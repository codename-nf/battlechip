==> flow/design.v <==
module drawline(
        input logic clk, input logic rst_n,
        input logic [2:0] colour,
        input logic [8:0] x0, input logic [7:0] y0,
        input logic [8:0] x1, input logic [7:0] y1,
        input logic start, output logic done,
        output logic [8:0] vga_x, output logic [7:0] vga_y,
        output logic [2:0] vga_colour, output logic vga_plot
    );
	logic signed [9:0] dx;
	logic signed [9:0] dy;
	logic signed [1:0] sx;
	logic signed [1:0] sy;
	logic signed [9:0] err;
	logic signed [10:0] e2;
	logic init;
	logic first;
	assign dx = (x1 > x0) ? x1 - x0 : x0 - x1;
	assign dy = (y1 > y0) ? y0 - y1 : y1 - y0;
	assign sx = (x0 < x1) ? 2'sd1 : 2'sd0 - 2'sd1;
	assign sy = (y0 < y1) ? 2'sd1 : 2'sd0 - 2'sd1;
	enum {RESET, COMPUTE, DONE} nextState, currState;
	assign vga_colour = colour;
	logic [7:0] curr_x;
	logic [7:0] curr_y;
	always @(posedge clk) begin
		if (rst_n == 1'd0) begin
			done <= 1'd0;
			curr_x <= 1'd0;
			curr_y <= 1'd0;
			init <= 1'd1;
			err <= 2'd0;
			vga_plot <= 1'd0;
		end 
		else if (start == 1'd1) begin
			if (init == 1'd1) begin
				init <= 1'd0;
				curr_x <= x0;
				curr_y <= y0;
				err <= dx + dy;
				first <= 1'd0;
			end else begin
				if (first == 1'd1) begin
					first <= 1'd0;
					done <= 1'd1;
				end
				else if (curr_x < 10'sd320 && curr_x >= 9'sd0 && curr_y < 10'sd240 && curr_y >= 9'sd0 && done == 1'd0) begin
					vga_plot <= 1'd1;
					vga_x <= curr_x;
					vga_y <= curr_y;
				end
				if (curr_x == {1'sd0, x1} && curr_y == {1'sd0, y1} && done == 1'd0) begin
					first <= 1'd1;
				end else begin
					if (2 * err >= dy && 2* err <= dx) begin
						err <= err + dx + dy;
						if (sx < 0) begin 
							curr_x <= curr_x - 1;
						end else begin
							curr_x <= curr_x + 1;
						end
						if (sy < 0) begin
							curr_y <= curr_y - 1;
						end else begin
							curr_y <= curr_y + 1;
						end
					end else if (2 * err >= dy) begin
						err <= err + dy;
						if (sx < 0) begin 
							curr_x <= curr_x - 1;
						end else begin
							curr_x <= curr_x + 1;
						end
					end else if (2 * err <= dx) begin
						err <= err + dx;
						if (sy < 0) begin
							curr_y <= curr_y - 1;
						end else begin
							curr_y <= curr_y + 1;
						end
					end
				end
			end
		end else begin
			done <= 1'd0;
			curr_x <= x0;
			curr_y <= y0;
			err <= dx + dy;
			init = 1'd1;
			vga_plot <= 1'd0;
		end
	end
endmodule
From RTL to reports: drawline
What the tools print for drawline, step after step.
Line numbers count from 1 in the design file above.
Library cell names are shortened.
A cell with -- has no value.

inputs
  design top = drawline
  clock = clk
  library = sky130hd
  corner = tt_025C_1v80

Word-level counts
Yosys after proc, flatten, opt, wreduce and memory -nomap, before mapping. Memory bits, and registers merged into a memory's read port (data or address), are not among the register bits. Print and check cells are not counted. Equal cells are merged and count once.

word-level totals
  flip-flop bits (word level) = 46
  output and inout bits = 22
  cells after elaboration = 82

cells by class
  $add $sub $neg = 12
  magnitude comparators = 12
  equality and inequality tests = 7
  multiplexer cells = 25
  bitwise logic cells = 3
  reductions and logical operators = 14

operator list
  cell                                                 number
  2-to-1 mux 8 bit                                     13
  2-to-1 mux 10 bit                                    8
  adder 10 bit                                         4
  subtractor 9 x 9 -> 10 bit                           2
  subtractor 8 x 8 -> 9 bit                            2
  adder 8 x 1 -> 8 bit with constant B                 2
  subtractor 8 x 1 -> 8 bit with constant B            2
  >= comparator 8 x 1 -> 1 bit with constant B         2
  >= comparator 11 x 10 -> 1 bit                       1
  <= comparator 11 x 10 -> 1 bit                       1
  less-than comparator 8 x 9 -> 1 bit with constant B  1
  == test 8 x 9 -> 1 bit                               1
  greater-than comparator 9 bit                        1
  less-than comparator 9 bit                           1
  AND reduction 2 bit                                  4
  inequality test 4 x 2 -> 1 bit with constant B       2
  greater-than comparator 8 bit                        1
  less-than comparator 8 bit                           1
  less-than comparator 8 bit with constant B           1
  == test 8 bit                                        1
  logical AND 1 bit                                    7
  AND reduction 3 bit                                  2
  inequality test 5 x 2 -> 1 bit with constant B       1
  AND reduction 5 bit                                  1
  less-than comparator 2 x 1 -> 1 bit with constant B  2
  inequality test 4 bit with constant B                1
  2-to-1 mux 2 bit                                     2
  inverter 1 bit                                       3

Other operator kinds: 2; their cells: 3.

Logic depth
Depth = most cells in a row (Yosys ltp): at word level without a register or memory, in the mapped netlist without a sequential cell, where the memories' decode and read muxes count.

depth
  depth in word-level cells = 10
  ABC_AREA = 0
  depth in mapped cells = 27
  mapped depth without buffers = 26

Netlist
Source: synth_stat.txt of the flow (Yosys; design flattened, memories mapped). It holds for the ABC_AREA given above (unset counts as 0); a run with the other value may have another netlist.

cell types
  cell      number  area in all (µm²)
  ha_1      104     1.3E+03
  dfxtp_1   29      580.557
  edfxtp_1  17      510.49
  xnor2_1   53      464.195
  a21oi_1   64      320.307
  inv_1     72      270.259
  xor2_1    25      218.96
  mux2i_1   21      210.202
  fa_1      10      200.192
  nand2_1   49      183.926
  a21o_1    23      172.666
  o21ai_0   31      155.149
  nor2_1    37      138.883
  nor2b_1   15      93.84
  a211oi_1  10      75.072
  buf_6     6       67.565
  buf_4     8       60.058
  nor3_1    12      60.058

Not listed: further types 52, cells in them 142.

mapped netlist
  mapped cells = 728
  mapped area = 0.0061859 mm²
  sequential area = 0.001091 mm²
  flip-flop cells = 46
  buffer cells = 25

Worst setup path after synthesis
Path of least setup slack by OpenSTA after synthesis, without wires, with an ideal clock, recovery checks aside; 20% of the period is set as input and as output delay. Where synthesis merged equal registers, the netlist keeps one of their names.

timing post-synthesis
  kind = input to register
  start = input port x0[3]
  end = register err[8]
  period = 8360 ps
  external input delay = 1672 ps
  library setup time = 119 ps
  time at the first pin = 1672 ps
  data arrival time = 6046 ps
  required time = 8241 ps
  path slack = 2195 ps
  path delay = 4493 ps
  stages = 25
  synthesis period reached = 6165 ps

"path delay" = arrival - input delay + setup time.
"stages" counts driving pins, that of a launching flip-flop among them; a cell with two outputs on the path counts twice.
"synthesis period reached" = period - worst setup slack (recovery checks aside). The figure is calculated, with input and output delays left at 20% of the set period.
Between the ends stands the longest chain of elaborated cells between them, by number of cells; it is not shown to be the way that was timed. Of several equally long chains one is given.
A line is the first line of the expression or statement that the cell stems from. Yosys adds cells for indexed reads and writes and turns some case tables into memories.
At most two assigning lines are given for a register; there are more.

on the way, post-synthesis
  cell sequence = inv_1 > ha_1 > a211o_1 > o211ai_1 > a21boi_1 > o21ai_2 > buf_4 > mux2i_1 > a221o_1 > xor2_1 > ha_1 > a21oi_1 > o21ai_0 > a21o_1 > nand2_1 > nor2b_1 > xnor2_1 > ha_1 > or4_1 > o21ai_0 > a21oi_1 > xor2_1 > a21oi_1 > a211oi_1 > o221a_2
  cells in the longest elaborated chain = 9
  elaborated cells on any way between the ends = 17
  classes of those cells = add/sub (5); compare (2); eq/ne (1); mux (7); reduce/logical (2)

ends and longest elaborated chain, post-synthesis
  what                           RTL line  text
  start, declared                4         input logic [8:0] x0, input logic [7:0] y0,
  greater-than comparator 9 bit  18        assign dx = (x1 > x0) ? x1 - x0 : x0 - x1;
  2-to-1 mux 10 bit              18
  adder 10 bit                   75        err <= err + dx;
  2-to-1 mux 10 bit              74        end else if (2 * err <= dx) begin
  2-to-1 mux 10 bit              67        end else if (2 * err >= dy) begin
  2-to-1 mux 10 bit              55        if (2 * err >= dy && 2* err <= dx) begin
  2-to-1 mux 10 bit              52        if (curr_x == {1'sd0, x1} && curr_y == {1'sd0, y1} && done == 1'd0) begin
  2-to-1 mux 10 bit              36        if (init == 1'd1) begin
  2-to-1 mux 10 bit              35        else if (start == 1'd1) begin
  end, assigned                  40        err <= dx + dy;
  end, assigned                  56        err <= err + dx + dy;
  end, declared                  14        logic signed [9:0] err;

Timing after layout
From the final timing report of run A: the path of least setup slack in the routed layout; clock arrival at registers is part of the times.
The report prints the path's times to 10 ps; the period is as set.

timing post-layout
  kind = input to register
  start = input port x1[8]
  end = register err[8]
  period = 4130 ps
  external input delay = 830 ps
  library setup time = 100 ps
  time at the first pin = 830 ps
  data arrival time = 5290 ps
  required time = 4330 ps
  path slack = -970 ps
  stages = 24

Between the ends stands the longest chain of elaborated cells between them, by number of cells; it is not shown to be the way that was timed. Of several equally long chains one is given.
At most two assigning lines are given for a register; there are more.

on the way, post-layout
  cell sequence = dlygate4sd2_1 > ha_4 > nand2_4 > nor2_4 > a21boi_2 > o21ai_2 > buf_6 > buf_4 > a221o_1 > xor2_2 > ha_1 > o21ai_1 > o21bai_1 > a21oi_2 > o21ai_2 > xor2_2 > ha_2 > or4_1 > o21ai_1 > a21oi_1 > xor2_1 > a21oi_2 > a211oi_2 > o221a_2
  cells in the longest elaborated chain = 9
  elaborated cells on any way between the ends = 21
  classes of those cells = add/sub (5); compare (2); eq/ne (3); mux (7); reduce/logical (4)

ends and longest elaborated chain, post-layout
  what                           RTL line  text
  start, declared                5         input logic [8:0] x1, input logic [7:0] y1,
  greater-than comparator 9 bit  18        assign dx = (x1 > x0) ? x1 - x0 : x0 - x1;
  2-to-1 mux 10 bit              18
  adder 10 bit                   75        err <= err + dx;
  2-to-1 mux 10 bit              74        end else if (2 * err <= dx) begin
  2-to-1 mux 10 bit              67        end else if (2 * err >= dy) begin
  2-to-1 mux 10 bit              55        if (2 * err >= dy && 2* err <= dx) begin
  2-to-1 mux 10 bit              52        if (curr_x == {1'sd0, x1} && curr_y == {1'sd0, y1} && done == 1'd0) begin
  2-to-1 mux 10 bit              36        if (init == 1'd1) begin
  2-to-1 mux 10 bit              35        else if (start == 1'd1) begin
  end, assigned                  40        err <= dx + dy;
  end, assigned                  56        err <= err + dx + dy;
  end, declared                  14        logic signed [9:0] err;

## Implementation results

2 stored runs of drawline in the flow (synthesis by Yosys, layout by OpenROAD, sky130hd cells), in arbitrary order. Constraints: input delay and output delay 20% of the set period each, output load 0.01 pF.
"clock period achieved" means the clock period less the worst setup slack. The figure is calculated, with input and output delays left at 20% of the set period.
"worst path time" means the part of the period allowed to the worst setup path (the constraints hold back 20% at inputs and 20% at outputs) less its slack; where the path has registers, the arrival times of their clocks count too.
"total design power" is the tool's figure for a default switching activity; nothing was simulated.
"worst path time" is given in steps of 10 ps.
A setting shown as . is not set for that run.
Results: . = not shown.

item                                   run A              run B
period_ns                              4.13               6.24
CORE_UTILIZATION                       34                 63
PLACE_DENSITY                          0.36               0.84
HOLD_SLACK_MARGIN                      0.27               .
TNS_END_PERCENT                        5                  5
GPL_TIMING_DRIVEN                      1                  .
CTS_CLUSTER_SIZE                       35                 .
CTS_CLUSTER_DIAMETER                   55                 .
MIN_ROUTING_LAYER                      met1               met2
MAX_ROUTING_LAYER                      met5               met5
CAP_MARGIN                             20                 20
CORE_MARGIN                            2                  2
SLEW_MARGIN                            20                 30
CELL_PAD_IN_SITES_GLOBAL_PLACEMENT     .                  3
CELL_PAD_IN_SITES_DETAIL_PLACEMENT     .                  0
ABC_AREA                               .                  0
clock period achieved (ps)             5098               .
die area (mm²)                         0.019289           .
final worst hold slack (ps)            489                .
post-route utilization                 0.529              .
worst path time (ps)                   4270               .
critical path type                     input to register  .
total design power (µW)                6243               .
standard-cell area after layout (mm²)  0.0094691          .
summed negative setup slack (ps)       -17439             .
worst setup slack after layout (ps)    -968               .
chip area in the Yosys report (mm²)    0.0061859          .

Run B: unfinished; error GPL-0301 in placement
